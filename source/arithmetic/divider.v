==> flow/design.v <==
module Divider(
    clock,
    start,
    dividend,
    divisor,
    quotient,
    remainder,
    fault,
    ready
);
parameter WIDTH = 4;
input clock;
input start;
input signed [WIDTH - 1:0] dividend;
input signed [WIDTH - 1:0] divisor;
output reg signed [WIDTH - 1:0] quotient;
output reg signed [WIDTH - 1:0] remainder;
output reg fault;
output reg ready;
reg [$clog2(WIDTH):0] iteration;
reg [WIDTH - 1:0] divisor_;
reg [WIDTH - 1:0] quotient_[1:0];
reg [WIDTH:0] accumulator[1:0];
reg dividendSign;
reg divisorSign;
always @* begin
    if(accumulator[0] >= {1'b0, divisor_}) begin
        accumulator[1] = accumulator[0] - divisor_;
        {accumulator[1], quotient_[1]} =
                {accumulator[1][WIDTH - 1:0], quotient_[0], 1'b1};
    end
    else
        {accumulator[1], quotient_[1]} = {accumulator[0], quotient_[0]} << 1;
end
always @(posedge clock) begin
    if(start) begin
        if(divisor == 0) begin
            ready <= 1;
            fault <= 1;
        end
        else if(dividend == 0) begin
            ready <= 1;
            quotient <= 0;
            remainder <= 0;
        end
        else if(divisor == 1) begin
            quotient <= dividend;
            remainder <= 0;
            ready <= 1;
        end
        else if(divisor == {WIDTH{1'b1}}) begin
            quotient <= ~dividend + 1;
            remainder <= 0;
            ready <= 1;
        end
        else if(dividend == divisor) begin
            quotient <= 1;
            remainder <= 0;
            ready <= 1;
        end
        else if(dividend == ~divisor + 1) begin
            quotient <= {WIDTH{1'b1}};
            remainder <= 0;
            ready <= 1;
        end
        else if(divisor[WIDTH - 1] == 0
                && dividend[WIDTH - 1] == 0
                && divisor > dividend) begin
            ready <= 1;
            quotient <= 0;
            remainder <= dividend;
        end
        else if(divisor[WIDTH - 1] == 0
                && dividend[WIDTH - 1]
                && divisor > (~dividend + 1)) begin
            ready <= 1;
            quotient <= 0;
            remainder <= divisor + dividend;
        end
        else if(divisor[WIDTH - 1]
                && dividend[WIDTH - 1] == 0
                && (~divisor + 1) > dividend) begin
            ready <= 1;
            quotient <= 0;
            remainder <= dividend + divisor;
        end
        else if(divisor[WIDTH - 1]
                && dividend[WIDTH - 1]
                && divisor < dividend) begin
            ready <= 1;
            quotient <= 0;
            remainder <= dividend;
        end
        else begin
            ready <= 0;
            fault <= 0;
            divisor_ <= divisor[WIDTH - 1] ? (~divisor + 1) : divisor;
            {accumulator[0][WIDTH:1], quotient_[0][0]} <= {(WIDTH + 1){1'b0}};
            {accumulator[0][0], quotient_[0][WIDTH - 1:1]} <=
                    dividend[WIDTH - 1] ? (~dividend + 1) : dividend;
            dividendSign <= dividend[WIDTH - 1];
            divisorSign <= divisor[WIDTH - 1];
            iteration <= 0;
        end
    end
    else if(ready == 0) begin
        if(iteration == WIDTH - 1) begin
            ready <= 1;
            if(dividendSign != divisorSign)
                quotient <= ~quotient_[1] + 1;
            else
                quotient <= quotient_[1];
            if(accumulator[1][WIDTH:1] == 0)
                remainder <= 0;
            else begin
                case({divisorSign, divisorSign == dividendSign})
                2'b00:
                    remainder <= divisor_ - accumulator[1][WIDTH:1];
                2'b01:
                    remainder <= accumulator[1][WIDTH:1];
                2'b10:
                    remainder <= ~(divisor_ - accumulator[1][WIDTH:1]) + 1;
                2'b11:
                    remainder <= ~accumulator[1][WIDTH:1] + 1;
                endcase
            end
        end
        else begin
            accumulator[0] <= accumulator[1];
            quotient_[0] <= quotient_[1];
            iteration <= iteration + 1;
        end
    end
end
endmodule
Reports on Divider. What the tools print for Divider, step after step. Line numbers count from 1 in the design file above. A cell with - has no value.

Design top: Divider. Clock port: clock. Library: sky130hd. Library corner: tt_025C_1v80.

Word level. Source: Yosys, flattened and elaborated. Widths are those after wreduce. Registers that Yosys merges into a memory's read port (data or address) are not register bits. Print and check cells do not count.

For input bits the number is 10. For bits in registers the number is 28. For cells after elaboration the number is 203. The entry for output and inout port bits reads 10.

The entry for add/subtract/negate cells reads 10. Muxes and demuxes: 111. The figure for $lt $le $gt $ge is 5. Reductions and logical operators: 17. Under bitwise gates (word level) stands 17. The entry for equality and inequality tests reads 32.

Operators by type and width (number): 4-bit two-way mux (42); 3-bit two-way mux (27); 32-bit by 2-bit adder with 32-bit output with constant B (2); 4-bit inverter with 32-bit output (2); 2-bit != test with constant B (21); 1-bit two-way mux (40); 32-bit by 4-bit > comparator with 1-bit output (1); 4-bit by 32-bit > comparator with 1-bit output (1); 4-bit by 32-bit equality test with 1-bit output (1); 4-bit case mux with 4-bit select (1); 1-bit inverter (12); 12-bit AND reduction (1); 4-bit by 1-bit adder with 4-bit output with constant B (3); 4-bit subtractor (3); 4-bit inverter (3); 4-bit zero test (3); 11-bit AND reduction (1); 10-bit by 1-bit != test with 1-bit output with constant B (1); 10-bit AND reduction (1); 1-bit logical AND (8); 5-bit by 4-bit >= comparator with 1-bit output (1); 5-bit two-way mux (1); 2-bit equality test with constant B (2); 4-bit by 2-bit equality test with 1-bit output with constant B (1); 4-bit adder (1); 4-bit > comparator (1); 4-bit < comparator (1); 4-bit equality test (1).

Not listed: further kinds 9, cells in them 9.

Depth. Yosys ltp: most cells in a row. Word level: on the elaborated netlist, between registers, memories and ports. Mapped: between sequential cells and ports; inverters and the memories' decode and read muxes count.

Under word-level depth stands 14. Under ABC_AREA stands 0. Under gate-level depth with buffers stands 17. Under depth with buffers taken out stands 16.

Netlist. The flow's flattened synthesis, as Yosys stat reports it; memories are mapped. The netlist is that of the ABC_AREA named above (0 if unset); the other value can give another one.

Cell types: sky130_fd_sc_hd__edfxtp_1 (number 27, area in all 810.778 um2); sky130_fd_sc_hd__ha_1 (number 56, area in all 700.672 um2); sky130_fd_sc_hd__inv_1 (number 36, area in all 135.13 um2); sky130_fd_sc_hd__nor2_1 (number 35, area in all 131.376 um2); sky130_fd_sc_hd__nand2_1 (number 27, area in all 101.347 um2); sky130_fd_sc_hd__o21ai_0 (number 15, area in all 75.072 um2); sky130_fd_sc_hd__xnor2_1 (number 8, area in all 70.067 um2); sky130_fd_sc_hd__xor2_1 (number 8, area in all 70.067 um2); sky130_fd_sc_hd__mux2_2 (number 6, area in all 67.565 um2); sky130_fd_sc_hd__fa_1 (number 3, area in all 60.058 um2); sky130_fd_sc_hd__nand3_1 (number 12, area in all 60.058 um2); sky130_fd_sc_hd__a21oi_1 (number 10, area in all 50.048 um2); sky130_fd_sc_hd__mux2i_1 (number 5, area in all 50.048 um2); sky130_fd_sc_hd__a21o_1 (number 5, area in all 37.536 um2); sky130_fd_sc_hd__nor2b_1 (number 6, area in all 37.536 um2); sky130_fd_sc_hd__o32ai_1 (number 4, area in all 35.034 um2); sky130_fd_sc_hd__nand4_1 (number 4, area in all 25.024 um2); sky130_fd_sc_hd__a211oi_1 (number 3, area in all 22.522 um2).

Other cell types: 35; their cells: 53.

Buffers: 5. The figure for mapped flip-flops is 28. Sequential part of the area: 830.8 um2. Under standard cells after synthesis stands 323. Mapped area: 2987.9 um2.

Path before layout. OpenSTA on the mapped netlist: ideal clock, no wires. The path of least setup slack (recovery checks aside). Input and output delay are each 20% of the period. Register names are those of the netlist, which keeps one name where synthesis merged equal registers.

Path type: input -> register. Start point: in divisor[1]. End point: reg accumulator[0][0]. The figure for library setup time is 0.352 ns. Data arrival time: 3.811 ns. The entry for clock period reads 5.44 ns. Under buffers on the path stands 0. For stages on the path the number is 13. The figure for path slack is 1.277 ns. Under launch time at the first pin stands 1.088 ns. Under data required time stands 5.088 ns. Under external input delay stands 1.088 ns. Under delay of the path stands 3.075 ns. For synthesis period reached the number is 4.163 ns.

"delay of the path" = arrival - input delay + setup time. "stages on the path": output pins that drive a net of the path, with the launching flip-flop's if there is one; two outputs of one cell count as two. "synthesis period reached" = period - worst setup slack (recovery checks aside). The figure is calculated, with input and output delays left at 20% of the set period. The rows between start and end are the longest chain of elaborated cells between them; the timing report does not say that the signal goes this way. Where chains are equally long, one stands for them. A line is the first line of the expression or statement that the cell stems from. Yosys adds cells for indexed reads and writes and turns some case tables into memories. The path ends at the enable pin of a flip-flop; only ways to that pin are counted.

Path through: sky130_fd_sc_hd__or3_1 sky130_fd_sc_hd__nand2b_1 sky130_fd_sc_hd__ha_1 sky130_fd_sc_hd__inv_1 sky130_fd_sc_hd__ha_1 sky130_fd_sc_hd__nand3_1 sky130_fd_sc_hd__or4_1 sky130_fd_sc_hd__and3b_1 sky130_fd_sc_hd__nand3_1 sky130_fd_sc_hd__a211oi_1 sky130_fd_sc_hd__nand3_1 sky130_fd_sc_hd__nor2_1 sky130_fd_sc_hd__or2_1. Length of the longest elaborated chain: 6. The figure for elaborated cells on any way between the ends is 25. Classes of those cells: add/sub: 1; compare: 4; eq/ne: 13; logic: 1; reduce/logical: 6.

Ends and longest elaborated chain, post-synthesis: start: declaration (RTL line 15) `input signed [WIDTH - 1:0] divisor;`; 4-bit inverter with 32-bit output (RTL line 82) `&& (~divisor + 1) > dividend) begin`; 32-bit by 2-bit adder with 32-bit output (RTL line 82); 32-bit by 4-bit > comparator with 1-bit output (RTL line 82); 1-bit logical AND (RTL line 80) `else if(divisor[WIDTH - 1]`; 2-bit != test; 12-bit AND reduction; end: assignment (RTL line 129) `accumulator[0] <= accumulator[1];`; end: declaration (RTL line 23) `reg [WIDTH:0] accumulator[1:0];`.

Timing after layout. Path of least setup slack in the final report of entry A (OpenROAD, finished layout, wires in). Where an end is a register, its clock arrival counts in the times.

Path type: input -> register. Start point: in divisor[1]. End point: reg remainder[3]. The entry for clock period reads 4.46 ns. Under launch time at the first pin stands 0.89 ns. Data arrival time: 4.25 ns. Under data required time stands 4.43 ns. Under external input delay stands 0.89 ns. The figure for library setup time is 0.31 ns. For stages on the path the number is 14. Under buffers on the path stands 1. The figure for path slack is 0.17 ns.

The rows between start and end are the longest chain of elaborated cells between them; the timing report does not say that the signal goes this way. Where chains are equally long, one stands for them. At most two assigning lines are given for a register; there are more. The path ends at the enable pin of a flip-flop; only ways to that pin are counted.

Path through: sky130_fd_sc_hd__clkdlybuf4s50_1 sky130_fd_sc_hd__or3_1 sky130_fd_sc_hd__nand2b_1 sky130_fd_sc_hd__ha_1 sky130_fd_sc_hd__inv_1 sky130_fd_sc_hd__ha_1 sky130_fd_sc_hd__nand3_1 sky130_fd_sc_hd__or4_1 sky130_fd_sc_hd__and3b_1 sky130_fd_sc_hd__nand3_1 sky130_fd_sc_hd__a211oi_2 sky130_fd_sc_hd__nand3_2 sky130_fd_sc_hd__inv_1 sky130_fd_sc_hd__nor2_4. Length of the longest elaborated chain: 6. The figure for elaborated cells on any way between the ends is 18. Classes of those cells: add/sub: 1; compare: 4; eq/ne: 6; logic: 1; reduce/logical: 6.

Ends and longest elaborated chain, post-layout: start: declaration (RTL line 15) `input signed [WIDTH - 1:0] divisor;`; 4-bit inverter with 32-bit output (RTL line 82) `&& (~divisor + 1) > dividend) begin`; 32-bit by 2-bit adder with 32-bit output (RTL line 82); 32-bit by 4-bit > comparator with 1-bit output (RTL line 82); 1-bit logical AND (RTL line 80) `else if(divisor[WIDTH - 1]`; 10-bit by 1-bit != test with 1-bit output; 4-bit AND reduction; end: assignment (RTL line 78) `remainder <= divisor + dividend;`; end: assignment (RTL line 85) `remainder <= dividend + divisor;`; end: declaration (RTL line 17) `output reg signed [WIDTH - 1:0] remainder;`.

Stored flow runs of Divider (2 of them; Yosys, OpenROAD, sky130hd). They differ in their settings and are not a sequence. Constraints: input delay and output delay 20% of the set period each, output load 0.01 pF. "achieved period": clock period set for the run, less the worst setup slack. It is reckoned from that one timing run; input and output delays stay at 20% of the period that was set. "worst setup path time" means the part of the period allowed to the worst setup path (the constraints hold back 20% at inputs and 20% at outputs) less its slack; where the path has registers, the arrival times of their clocks count too. "total power of the final layout" rests on the timing tool's default activity at the inputs, not on a simulated workload.

Entry A has these settings: period_ns 4.46; CORE_UTILIZATION 64; HOLD_SLACK_MARGIN 0.23; CELL_PAD_IN_SITES_DETAIL_PLACEMENT 0; TNS_END_PERCENT 75; ABC_AREA 0; GPL_TIMING_DRIVEN 0; CTS_CLUSTER_DIAMETER 158; SLEW_MARGIN 30; CAP_MARGIN 20; CORE_MARGIN 2. The worst setup path time reads 3.40 ns. Worst setup path type: input -> register. The measured utilization is 75.7 %. For the die area the run shows 5230.9 um2. The measured Yosys chip area after synthesis is 2987.9 um2. The smallest setup slack comes to 0.171 ns. The measured final setup TNS is 0.000 ns. The achieved period comes to 4.289 ns. The total power of the final layout stands at 1309 µW. The standard-cell area after routing reads 3340.7 um2.

Entry B has these settings: period_ns 6.42; CORE_UTILIZATION 43; SETUP_SLACK_MARGIN -0.55; PLACE_DENSITY_LB_ADDON 0.05; CELL_PAD_IN_SITES_GLOBAL_PLACEMENT 1; ABC_AREA 1; GPL_TIMING_DRIVEN 0; SLEW_MARGIN 10; MIN_ROUTING_LAYER met2; CAP_MARGIN 20; CORE_MARGIN 2. The worst setup path time reads 3.57 ns. Worst setup path type: input -> register. The measured utilization is 49.0 %. For the die area the run shows 7957.5 um2. The measured Yosys chip area after synthesis is 3121.7 um2. The smallest setup slack comes to 1.561 ns. The measured final setup TNS is 0.000 ns. The achieved period comes to 4.859 ns. The total power of the final layout stands at 904.5 µW. The standard-cell area after routing reads 3497.1 um2.
