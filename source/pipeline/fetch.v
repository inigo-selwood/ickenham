==> flow/design.v <==
module FetchStage(
    clock,
    start,
    reset,
    data,
    address,
    load,
    memoryReady,
    addressIn,
    latch,
    instruction,
    immediate0,
    immediate1,
    immediate2,
    immediate3,
    ready,
);
input clock;
input start;
input reset;
input [31:0] data;
output reg [31:0] address;
output reg load;
input memoryReady;
input [31:0] addressIn;
input latch;
output reg [31:0] instruction;
output reg [31:0] immediate0;
output reg [31:0] immediate1;
output reg [31:0] immediate2;
output reg [31:0] immediate3;
output reg ready;
reg [2:0] state;
reg [4:0] mask;
localparam STATE_READY        = 3'd0;
localparam STATE_AWAIT_MEMORY = 3'd1;
localparam STATE_PROCESS      = 3'd2;
always @(posedge clock) begin
    if(reset || latch) begin
        load <= 0;
        if(latch)
            address <= addressIn;
        else
            address <= 0;
        if(memoryReady) begin
            ready <= 1;
            state <= STATE_READY;
        end
        else begin
            ready <= 0;
            state <= STATE_AWAIT_MEMORY;
        end
    end
    else if(start && ready) begin
        load <= 1;
        ready <= 0;
        mask <= 5'h1F;
        state <= STATE_PROCESS;
    end
    else begin
        case(state)
        STATE_AWAIT_MEMORY: begin
            if(memoryReady) begin
                state <= STATE_READY;
                ready <= 1;
            end
        end
        STATE_PROCESS: begin
            if(memoryReady) begin
                address <= address + 1;
                if(mask == 5'h1F) begin
                    instruction <= data;
                    mask <= 5'h0F;
                    if(data[23:20] == 0) begin
                        load <= 0;
                        ready <= 1;
                        state <= STATE_READY;
                    end
                end
                else if(mask[3] & instruction[23]) begin
                    immediate0 <= data;
                    mask <= 5'h07;
                    if((instruction[23:20] & 4'h7) == 0) begin
                        load <= 0;
                        ready <= 1;
                        state <= STATE_READY;
                    end
                end
                else if(mask[2] & instruction[22]) begin
                    immediate1 <= data;
                    mask <= 5'h03;
                    if((instruction[23:20] & 4'h3) == 0) begin
                        load <= 0;
                        ready <= 1;
                        state <= STATE_READY;
                    end
                end
                else if(mask[1] & instruction[21]) begin
                    immediate2 <= data;
                    mask <= 5'h01;
                    if((instruction[23:20] & 4'h1) == 0) begin
                        load <= 0;
                        ready <= 1;
                        state <= STATE_READY;
                    end
                end
                else if(mask[0] & instruction[20]) begin
                    immediate3 <= data;
                    mask <= 5'h00;
                    load <= 0;
                    ready <= 1;
                    state <= STATE_READY;
                end
            end
        end
        endcase
    end
end
endmodule
# Reports on FetchStage
# Tool output for the design above, in the order of the flow.
# Lines are those of the file above, counted from 1.
# Library cell names are shortened.
# Not given: -
dict set report design {
  top_module {FetchStage}
  clock {clock}
  cell_library {sky130hd}
  corner {tt_025C_1v80}
}

# Elaborated design
# Source: Yosys, flattened and elaborated, memories not mapped. Widths are those after wreduce. Registers that Yosys merges into a memory's read port (data or address) are not register bits. Print and check cells do not count. Equal cells are merged and count once.
dict set report bits {
  regBits 202
  in_bits 69
  word_cells 111
}
dict set report op_classes {
  n_addsub 1
  equal 15
  n_mux 54
  logic 10
  n_reduce_logical 21
}
# cell count
set ops {}
lappend ops {{2-to-1 mux 32 bit} 5}
lappend ops {{zero test 32 bit} 3}
lappend ops {{2-to-1 mux 3 bit} 13}
lappend ops {{2-to-1 mux 5 bit} 7}
lappend ops {{adder 32 x 1 -> 32 bit (second input constant)} 1}
lappend ops {{2-to-1 mux 1 bit} 27}
lappend ops {{inequality test 8 bit (second input constant)} 2}
lappend ops {{AND reduction 8 bit} 2}
lappend ops {{AND reduction 7 bit} 2}
lappend ops {{AND reduction 9 bit} 1}
lappend ops {{nonzero test 2 bit} 4}
lappend ops {{inequality test 4 bit (second input constant)} 2}
lappend ops {{inequality test 7 bit (second input constant)} 1}
lappend ops {{inverter 1 bit} 6}
lappend ops {{inequality test 6 x 5 -> 1 bit (second input constant)} 1}
lappend ops {{inequality test 6 bit (second input constant)} 1}
lappend ops {{AND reduction 6 bit} 1}
lappend ops {{nonzero test 6 bit} 1}
lappend ops {{case mux 3 bit (select 2 bit)} 1}
lappend ops {{inequality test 5 x 4 -> 1 bit (second input constant)} 1}
lappend ops {{== test 5 bit (second input constant)} 1}
lappend ops {{inequality test 5 bit (second input constant)} 1}
lappend ops {{AND reduction 5 bit} 1}
lappend ops {{bitwise AND 1 bit} 4}
lappend ops {{inequality test 4 x 3 -> 1 bit (second input constant)} 1}
lappend ops {{zero test 4 bit} 1}
lappend ops {{AND reduction 4 bit} 1}
lappend ops {{nonzero test 4 bit} 1}
# Not listed: further kinds 8, cells in them 8.

# Logic depth
# Depth = most cells in a row (Yosys ltp): at word level without a register or memory, in the mapped netlist without a sequential cell, where the memories' decode and read muxes count.
dict set report logic_depth {
  depth_word 10
  ABC_AREA 1
  depth_mapped 10
}

# Mapped cells and area
# Yosys stat after the flow's synthesis: flattened, memories mapped to cells. It holds for the ABC_AREA given above (unset counts as 0); a run with the other value may have another netlist.
# cell count area_total_um2
set by_type {}
lappend by_type {edfxtp_1 198 5.95E+03}
lappend by_type {nand2_1 191 716.938}
lappend by_type {nor2_1 45 168.912}
lappend by_type {inv_1 28 105.101}
lappend by_type {nand3b_1 12 90.086}
lappend by_type {o21ai_0 15 75.072}
lappend by_type {nor2_4 6 67.565}
lappend by_type {nand3_1 13 65.062}
lappend by_type {nor2_2 10 62.56}
lappend by_type {dfxtp_1 3 60.058}
lappend by_type {xor2_1 5 43.792}
lappend by_type {nor3_1 6 30.029}
lappend by_type {xnor2_1 3 26.275}
lappend by_type {nand2_2 4 25.024}
lappend by_type {o21ai_1 5 25.024}
lappend by_type {a22o_1 2 17.517}
lappend by_type {a21oi_1 3 15.014}
lappend by_type {buf_2 3 15.014}
# Other cell types: 9; their cells: 14.
dict set report mapped {
  cell_count 566
  area_um2 7643.6
  seq_area_um2 6005.8
  ffs 201
  buffers 7
}

# Timing after synthesis
# Source: OpenSTA report_checks on the synthesized netlist (no wires, ideal clock, input and output delay 20% of the period each), path of least setup slack; recovery checks are left aside. Register names are those of the netlist, which keeps one name where synthesis merged equal registers.
dict set report synth_path {
  path_kind {input to register}
  from {in latch}
  to {reg immediate0[0]}
  clock_period_ns 4.87
  in_delay_ns 0.974
  arrival_time_ns 3.810
  required_ns 4.409
  setup_slack_ns 0.599
  delay_ns 3.297
  driving_pins 6
  n_path_buf 1
  period_less_setup_slack_ns 4.271
}
# "delay_ns" is the arrival time less input delay plus setup time.
# "driving_pins" counts driving pins, that of a launching flip-flop among them; a cell with two outputs on the path counts twice.
# "period_less_setup_slack_ns" is the clock period less the worst setup slack; recovery checks do not enter. This is arithmetic on one report: input and output delays are still those of the set period (20% each).
# Between the ends stands the longest chain of elaborated cells between them, by number of cells; it is not shown to be the way that was timed. Of several equally long chains one is given.
# A line is the first line of the expression or statement that the cell stems from. Yosys adds cells for indexed reads and writes and turns some case tables into memories.
dict set report synth_between {
  cell_sequence {clkbuf_1 -> nor2_4 -> inv_2 -> nor2_1 -> inv_1 -> nor3_1}
  elab_chain_cells 3
  cells_between 3
}
# element line
set synth_lines {}
lappend synth_lines {{from (decl)} 26} ;# input latch;
lappend synth_lines {{logical OR 1 bit} 39} ;# if(reset || latch) begin
lappend synth_lines {{inverter 1 bit} -}
lappend synth_lines {{AND reduction 6 bit} -}
lappend synth_lines {{to (assign)} 81} ;# immediate0 <= data;
lappend synth_lines {{to (decl)} 28} ;# output reg [31:0] immediate0;

==> results <==
module FetchStage, platform sky130hd, 2 stored runs of the flow under differing settings, order arbitrary. Input and output delays are each 20% of the period that was set; the output load is 0.01 pF.

[flow] stored run 1: files
==> flow/run.sh <==
#!/bin/bash
# the make line also repeats the synthesis and layout settings of config.mk as NAME=value (left out here)
make -C /OpenROAD-flow-scripts/flow DESIGN_CONFIG=/design/flow/config.mk WORK_HOME=/design/flow/orfs CLKGATE_MAP_FILE= finish
==> flow/config.mk <==
export PLATFORM = sky130hd
export DESIGN_NAME = FetchStage
export DESIGN_NICKNAME = FetchStage
export VERILOG_FILES = /design/flow/design.v
export SDC_FILE = /design/flow/constraint.sdc
export NUM_CORES = 4
export LEC_CHECK = 0
export ABC_AREA = 1
export CAP_MARGIN = 35
export CELL_PAD_IN_SITES_GLOBAL_PLACEMENT = 3
export CORE_MARGIN = 2
export CORE_UTILIZATION = 47
export CTS_CLUSTER_DIAMETER = 294
export CTS_CLUSTER_SIZE = 58
export MAX_ROUTING_LAYER = met4
export PLACE_DENSITY_LB_ADDON = 0.18
export SETUP_SLACK_MARGIN = 0.87
export SLEW_MARGIN = 20
export TNS_END_PERCENT = 80
==> flow/constraint.sdc <==
create_clock -name core_clock -period 3.86 [get_ports {clock}]
set_input_delay 0.7720 -clock core_clock [delete_from_list [all_inputs] [get_ports {clock}]]
set_output_delay 0.7720 -clock core_clock [all_outputs]
set_load 0.01 [all_outputs]

[flow] stored run 1: not finished: placement ended with error FLW-0024

[flow] stored run 2: files
==> flow/run.sh <==
#!/bin/bash
# the make line also repeats the synthesis and layout settings of config.mk as NAME=value (left out here)
make -C /OpenROAD-flow-scripts/flow DESIGN_CONFIG=/design/flow/config.mk WORK_HOME=/design/flow/orfs CLKGATE_MAP_FILE= finish
==> flow/config.mk <==
export PLATFORM = sky130hd
export DESIGN_NAME = FetchStage
export DESIGN_NICKNAME = FetchStage
export VERILOG_FILES = /design/flow/design.v
export SDC_FILE = /design/flow/constraint.sdc
export NUM_CORES = 4
export LEC_CHECK = 0
export CAP_MARGIN = 20
export CELL_PAD_IN_SITES_DETAIL_PLACEMENT = 1
export CORE_MARGIN = 2
export CORE_UTILIZATION = 67
export GPL_TIMING_DRIVEN = 1
export MIN_ROUTING_LAYER = met2
export PLACE_DENSITY = 0.71
export SETUP_SLACK_MARGIN = 1.99
export SLEW_MARGIN = 20
==> flow/constraint.sdc <==
create_clock -name core_clock -period 8.5 [get_ports {clock}]
set_input_delay 1.7000 -clock core_clock [delete_from_list [all_inputs] [get_ports {clock}]]
set_output_delay 1.7000 -clock core_clock [all_outputs]
set_load 0.01 [all_outputs]

[flow] stored run 2: not finished: placement ended with error DPL-0033
